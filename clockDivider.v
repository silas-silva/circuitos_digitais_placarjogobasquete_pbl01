==> flow/design.v <==
module clockDivider(clock_in, frequencias );
	input clock_in;
	output [4:0] frequencias;
	reg [27:0] counter;
	initial counter = 0;
	assign frequencias[0] = counter[18];
	assign frequencias[1] = counter[19];
	assign frequencias[2] = counter[24];
	assign frequencias[3] = counter[27];
	always @(posedge clock_in)
	begin
		counter <= counter + 1;  
		if ( counter == 28'b1111111111111111111111111111 )  
		begin
			counter <= 28'd0;  
		end
	end 
endmodule 
# == Step by step through the tools: clockDivider ==
# What the tools print for clockDivider, step after step.
# Lines are those of the file above, counted from 1.
# Cell names lack the library's common part.
# Not given: --
# inputs
top_module,clockDivider
clk_port,clock_in
library,sky130hd
lib_corner,tt_025C_1v80

# == Word-level counts ==
# Source: Yosys, flattened and elaborated, memories not mapped. Widths are those after wreduce; folded enables and synchronous resets count as part of the registers. Registers that Yosys merges into a memory's read port (data or address) are not register bits. Print and check cells do not count. Equal cells are merged and count once.
# classes
n_addsub,1
equal,1
# ops
operator,count
28-bit by 1-bit adder with 28-bit output (second input constant),1
28-bit equality test (second input constant),1
# word_totals
regBits,28
in_bits,1
output_inout_bits,5
word_cells,3

# == Logic depth ==
# Yosys ltp: most cells in a row. Word level: on the elaborated netlist, between registers, memories and ports. Mapped: between sequential cells and ports; inverters and the memories' decode and read muxes count.
# depth
ltp_word,1
abc_area,0
depth_mapped,7
mapped_depth_nobuf,5

# == Netlist ==
# Source: synth_stat.txt of the flow (Yosys; design flattened, memories mapped). It holds for the ABC_AREA given above (unset counts as 0); a run with the other value may have another netlist.
# Totals and module areas in this step are rounded.
# by_type
cell_type,count,area_total_um2
dfxtp_1,28,560.538
xor2_1,11,96.342
xnor2_1,9,78.826
nand3_1,10,50.048
buf_4,6,45.043
nor4_4,2,42.541
nor2_1,11,41.29
nand2_1,10,37.536
and4_1,4,35.034
a21oi_1,6,30.029
or4_1,4,30.029
nor3_1,5,25.024
o31ai_1,3,22.522
nand4_1,3,18.768
clkbuf_8,1,13.763
ha_1,1,12.512
nand4_2,1,12.512
nor4_1,2,12.512
# Not listed: further types 14, cells in them 18.
# synth_totals
mapped_cells,135
yosys_area_um2,1267
seq_area_um2,560.5
ffs,28
buffers,9

# == Worst setup path after synthesis ==
# Path of least setup slack by OpenSTA after synthesis, without wires, with an ideal clock, recovery checks aside; 20% of the period is set as input and as output delay. Where synthesis merged equal registers, the netlist keeps one of their names.
# synth_timing
path_type,register -> register
from,reg counter[7]
to,reg counter[27]
clock_period_ps,2820
setup_time_ps,129
t_first_pin_ps,0
arrival_time_ps,1696
t_required_ps,2691
setup_slack_ps,995
delay_ps,1825
driving_pins,6
n_path_buf,1
period_less_setup_slack_ps,1825
# "delay_ps" = arrival - input delay + setup time.
# "driving_pins": output pins that drive a net of the path, with the launching flip-flop's if there is one; two outputs of one cell count as two.
# "period_less_setup_slack_ps" = period - worst setup slack (recovery checks aside). The figure is calculated, with input and output delays left at 20% of the set period.
# The rows between start and end are the longest chain of elaborated cells between them; the timing report does not say that the signal goes this way. Where chains are equally long, one stands for them.
# Each line given opens the expression or statement behind the cell; cells for indexed reads and writes are added by Yosys, which also makes memories of some case tables.
# synth_between
cell_sequence,dfxtp_1 > nand4_2 > or4_4 > clkbuf_8 > o41ai_1 > o21ai_1
elab_chain_len,1
cone_cells,2
lines_between,2
cone_classes,add/sub: 1; eq/ne: 1
# synth_lines
element,line_no,text
"start, declared",4,reg [27:0] counter;
"start, assigned",12,counter <= counter + 1;
"start, assigned",15,counter <= 28'd0;
28-bit by 1-bit adder with 28-bit output,12,
"end, assigned",12,
"end, assigned",15,
"end, declared",4,

# == Worst path after layout ==
# From the final timing report of run 1: the path of least setup slack in the routed layout; clock arrival at registers is part of the times.
# The path's times are printed in steps of 10 ps; the period is the one set.
# layout_timing
path_type,register -> register
from,reg counter[11]
to,reg counter[23]
clock_period_ps,1190
setup_time_ps,60
t_first_pin_ps,330
arrival_time_ps,2150
t_required_ps,1450
setup_slack_ps,-700
driving_pins,6
n_path_buf,1
# The rows between start and end are the longest chain of elaborated cells between them; the timing report does not say that the signal goes this way. Where chains are equally long, one stands for them.
# layout_between
cell_sequence,dfxtp_2 > nand4_1 > buf_4 > or4_4 > or4_1 > a21oi_1
elab_chain_len,1
cone_cells,2
lines_between,2
cone_classes,add/sub: 1; eq/ne: 1
# layout_lines
element,line_no,text
"start, declared",4,reg [27:0] counter;
"start, assigned",12,counter <= counter + 1;
"start, assigned",15,counter <= 28'd0;
28-bit by 1-bit adder with 28-bit output,12,
"end, assigned",12,
"end, assigned",15,
"end, declared",4,

# Stored flow runs of clockDivider (2 of them; Yosys, OpenROAD, sky130hd). They differ in their settings and are not a sequence. Constraints: input delay and output delay 20% of the set period each, output load 0.01 pF.
# "achieved_clock_period_ps" means the clock period less the worst setup slack. The figure is calculated, with input and output delays left at 20% of the set period.
# By "critical_path_time_ps" is meant the share of the clock period that the worst setup path is allowed (20% is reserved at inputs, 20% at outputs), minus its slack. Clock arrival times at its registers enter into it.
# "critical_path_time_ps" is known to 10 ps.
# The measured numbers are rounded.
# Among the settings, . means not set for that run.
setting or result,run 1,run 2
period_ns,1.19,2.22
CORE_UTILIZATION,53,51
PLACE_DENSITY_LB_ADDON,0.0,0.11
HOLD_SLACK_MARGIN,0.22,.
CORE_MARGIN,5,2
CELL_PAD_IN_SITES_DETAIL_PLACEMENT,0,.
ABC_AREA,0,.
GPL_ROUTABILITY_DRIVEN,0,0
CTS_CLUSTER_SIZE,94,.
CTS_CLUSTER_DIAMETER,347,.
MIN_ROUTING_LAYER,met2,met2
CAP_MARGIN,20,40
SLEW_MARGIN,20,0
SETUP_SLACK_MARGIN,.,-0.11
CORE_ASPECT_RATIO,.,0.76
CELL_PAD_IN_SITES_GLOBAL_PLACEMENT,.,2
MAX_ROUTING_LAYER,.,met5
critical_path_time_ps,1890,2010
path_kind,register -> register,register -> register
die_footprint_um2,3469,2904
achieved_clock_period_ps,1886,2008
ws_setup_ps,-696,212
worst_hold_slack_ps,447,458
layout_stdcell_area_um2,1812,1321
yosys_chip_area_um2,1267,1267
