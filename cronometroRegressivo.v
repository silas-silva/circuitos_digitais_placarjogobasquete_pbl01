==> flow/design.v <==
module cronometroRegressivo (clock_in, resetNumero, chaveParar, chaveEscolherCronometro , saida, buzzer);
	input clock_in, resetNumero, chaveParar, chaveEscolherCronometro;
	output reg [4:0] saida;
	output reg buzzer;
	wire [9:0] saidaF;
	wire [1:0] buzzerF;
	cronometroRegressivo14 cronometro14 (.clock_in(clock_in), .reset14(resetNumero), .chaveParar(chaveParar), .chaveNumero(chaveEscolherCronometro), .saida(saidaF[4:0]), .buzzer(buzzerF[0]));
	cronometroRegressivo24 cronometro24 (.clock_in(clock_in), .reset24(resetNumero), .chaveParar(chaveParar), .chaveNumero(chaveEscolherCronometro), .saida(saidaF[9:5]), .buzzer(buzzerF[1]));
	always @* begin
		case (chaveEscolherCronometro)
			1'b0 : begin saida = saidaF[4:0]; buzzer = buzzerF[0]; end
			1'b1 : begin saida = saidaF[9:5]; buzzer = buzzerF[1]; end
		endcase 
	end
endmodule 
module cronometroRegressivo14(clock_in, reset14, chaveParar, chaveNumero, saida, buzzer);
	input clock_in, chaveParar, reset14, chaveNumero;
	output[4:0] saida;
	output buzzer;
	reg [4:0] counter;
	reg nBuzzer;
	initial counter = 5'b01110;
	initial nBuzzer = 1'b0;
	assign saida = counter;
	assign buzzer = nBuzzer;
	always @(negedge clock_in)
	begin
		if ( counter != 5'b00000 && chaveParar == 1'b0 && chaveNumero == 1'b0)  
		begin
			counter <= counter - 1;  
		end
		if (counter != 5'b01110 && reset14 == 1'b1)
		begin 
			nBuzzer <= 1'b0;
			counter <= 5'b01110;
		end 
		if ( counter == 5'b00000)
		begin 
			nBuzzer <= 1'b1;  
		end 
		if (counter != 5'b00000 && nBuzzer == 1'b1)
		begin 
			nBuzzer <= 1'b0;
		end 
	end 
endmodule 
module cronometroRegressivo24(clock_in, reset24, chaveParar, chaveNumero, saida, buzzer);
	input clock_in, chaveParar, reset24, chaveNumero;
	output[4:0] saida;
	output buzzer;
	reg [4:0] counter;
	reg nBuzzer;
	initial counter = 5'b11000;
	initial nBuzzer = 1'b0;
	assign saida = counter;
	assign buzzer = nBuzzer;
	always @(negedge clock_in)
	begin
		if ( counter != 5'b00000 && chaveParar == 1'b0 && chaveNumero == 1'b1) 
		begin
			counter <= counter - 1;  
		end
		if (counter != 5'b11000 && reset24 == 1'b1)
		begin 
			nBuzzer <= 1'b0;
			counter <= 5'b11000;
		end 
		if ( counter == 5'b00000)
		begin 
			nBuzzer <= 1'b1;  
		end 
		if (counter != 5'b00000 && nBuzzer == 1'b1)
		begin 
			nBuzzer <= 1'b0;
		end 
	end 
endmodule 
; From RTL to reports: cronometroRegressivo
; The steps from the RTL of cronometroRegressivo to its reports follow in flow order.
; Line numbers count from 1 in the design file above.
; Operators: Yosys type, input widths -> output width; for muxes data width and select width s.
; Cell names lack the library's common part.
; A cell with - has no value.
[inputs]
design = cronometroRegressivo
clock_port = clock_in
library = sky130hd
corner = tt_025C_1v80

; Elaborated design
; Yosys after proc, flatten, opt, wreduce and memory -nomap, before mapping. Memory bits, and registers merged into a memory's read port (data or address), are not among the register bits. Print and check cells are not counted. Equal cells are merged and count once.
[word_totals]
wordCells = 30
clocked_rd_ports_x_width = 0
mem_bits_ro = 0
regBits = 12
ramBits = 0
latchBits = 0
mem_count = 0
[op_classes]
n_mux = 6
div_mod_pow = 0
addsub = 2
shift = 0
n_logic = 2
eq_ne = 2
multipliers = 0
n_cmp = 0
n_reduce_logical = 14
[ops]
columns = operator, n
row1 = $sub 5x1->5 const B, 2
row2 = $logic_not 5->1, 2
row3 = $reduce_bool 5->1, 2
row4 = $pmux 5 s2, 1
row5 = $logic_and 1x1->1, 8
row6 = $ne 5x4->1 const B, 1
row7 = $ne 5x5->1 const B, 1
row8 = $reduce_bool 2->1, 2
row9 = $mux 1, 4
row10 = $not 1->1, 2
row11 = $pmux 1 s2, 1

; Logic depth
; Depth = most cells in a row (Yosys ltp): at word level without a register or memory, in the mapped netlist without a sequential cell, where the memories' decode and read muxes count.
[depth]
ltp_word = 4
abc_area = 1
depth_mapped = 9

; Synthesis result
; Yosys stat after the flow's synthesis: flattened, memories mapped to cells. It holds for the ABC_AREA given above (unset counts as 0); a run with the other value may have another netlist.
; Totals and module areas in this step are rounded.
[synth_totals]
flip_flops = 12
mapped_cells = 110
n_buf = 1
area_um2 = 736
[by_type]
columns = cell, n
row1 = dfxtp_1, 12
row2 = nand2_1, 34
row3 = inv_1, 15
row4 = nand3_1, 11
row5 = ha_1, 4
row6 = nor2_1, 10
row7 = o21ai_0, 5
row8 = nand3b_1, 3
row9 = nand3_2, 2
row10 = nand2_2, 3
row11 = o21ai_4, 1
row12 = nor2_2, 2
row13 = nor2_4, 1
row14 = xor2_1, 1
row15 = a21boi_1, 1
row16 = a31oi_1, 1
row17 = nand4_1, 1
row18 = a21oi_1, 1
; Not listed: further types 2, cells in them 2.

Design cronometroRegressivo on sky130hd. What follows are 2 stored runs of the flow, each under its own settings; their order means nothing. The constraints put input and output delay at 20% of the set period each and load the outputs with 0.01 pF.
"totalPower_uw" rests on the timing tool's default activity at the inputs, not on a simulated workload.
Measured values are rounded.

# job 1
==> flow/run.sh <==
#!/bin/bash
# the make line also repeats the synthesis and layout settings of config.mk as NAME=value (left out here)
make -C /OpenROAD-flow-scripts/flow DESIGN_CONFIG=/design/flow/config.mk WORK_HOME=/design/flow/orfs CLKGATE_MAP_FILE= finish
==> flow/config.mk <==
export PLATFORM = sky130hd
export DESIGN_NAME = cronometroRegressivo
export DESIGN_NICKNAME = cronometroRegressivo
export VERILOG_FILES = /design/flow/design.v
export SDC_FILE = /design/flow/constraint.sdc
export NUM_CORES = 4
export LEC_CHECK = 0
export ABC_AREA = 1
export CAP_MARGIN = 5
export CELL_PAD_IN_SITES_GLOBAL_PLACEMENT = 2
export CORE_ASPECT_RATIO = 1.21
export CORE_MARGIN = 2
export CORE_UTILIZATION = 21
export CTS_CLUSTER_DIAMETER = 354
export GPL_TIMING_DRIVEN = 1
export HOLD_SLACK_MARGIN = 0.17
export MAX_ROUTING_LAYER = met5
export MIN_ROUTING_LAYER = met1
export PLACE_DENSITY = 0.69
export SETUP_SLACK_MARGIN = 0.33
export SLEW_MARGIN = 15
==> flow/constraint.sdc <==
create_clock -name core_clock -period 5.23 [get_ports {clock_in}]
set_input_delay 1.0460 -clock core_clock [delete_from_list [all_inputs] [get_ports {clock_in}]]
set_output_delay 1.0460 -clock core_clock [all_outputs]
set_load 0.01 [all_outputs]

==> job 1: results <==
yosys.chip_area_um2=736
fin_util_pct=28.7
ws_setup_ns=0.407
holdWs_ns=0.498
tns_ns=0.000
finish.stdcell_area_um2=957
totalPower_uw=500
total_die_area_um2=4000

# job 2
==> flow/run.sh <==
#!/bin/bash
# the make line also repeats the synthesis and layout settings of config.mk as NAME=value (left out here)
make -C /OpenROAD-flow-scripts/flow DESIGN_CONFIG=/design/flow/config.mk WORK_HOME=/design/flow/orfs CLKGATE_MAP_FILE= finish
==> flow/config.mk <==
export PLATFORM = sky130hd
export DESIGN_NAME = cronometroRegressivo
export DESIGN_NICKNAME = cronometroRegressivo
export VERILOG_FILES = /design/flow/design.v
export SDC_FILE = /design/flow/constraint.sdc
export NUM_CORES = 4
export LEC_CHECK = 0
export ABC_AREA = 0
export CAP_MARGIN = 20
export CORE_MARGIN = 2
export CORE_UTILIZATION = 56
export CTS_CLUSTER_DIAMETER = 44
export CTS_CLUSTER_SIZE = 30
export GPL_ROUTABILITY_DRIVEN = 0
export PLACE_DENSITY = 0.76
export SETUP_SLACK_MARGIN = 0.03
export SLEW_MARGIN = 20
export TNS_END_PERCENT = 80
==> flow/constraint.sdc <==
create_clock -name core_clock -period 2.24 [get_ports {clock_in}]
set_input_delay 0.4480 -clock core_clock [delete_from_list [all_inputs] [get_ports {clock_in}]]
set_output_delay 0.4480 -clock core_clock [all_outputs]
set_load 0.01 [all_outputs]

==> job 2: results <==
yosys.chip_area_um2=664
fin_util_pct=91.2
ws_setup_ns=-0.395
holdWs_ns=0.560
tns_ns=-2.14
finish.stdcell_area_um2=1010
totalPower_uw=1200
total_die_area_um2=1480
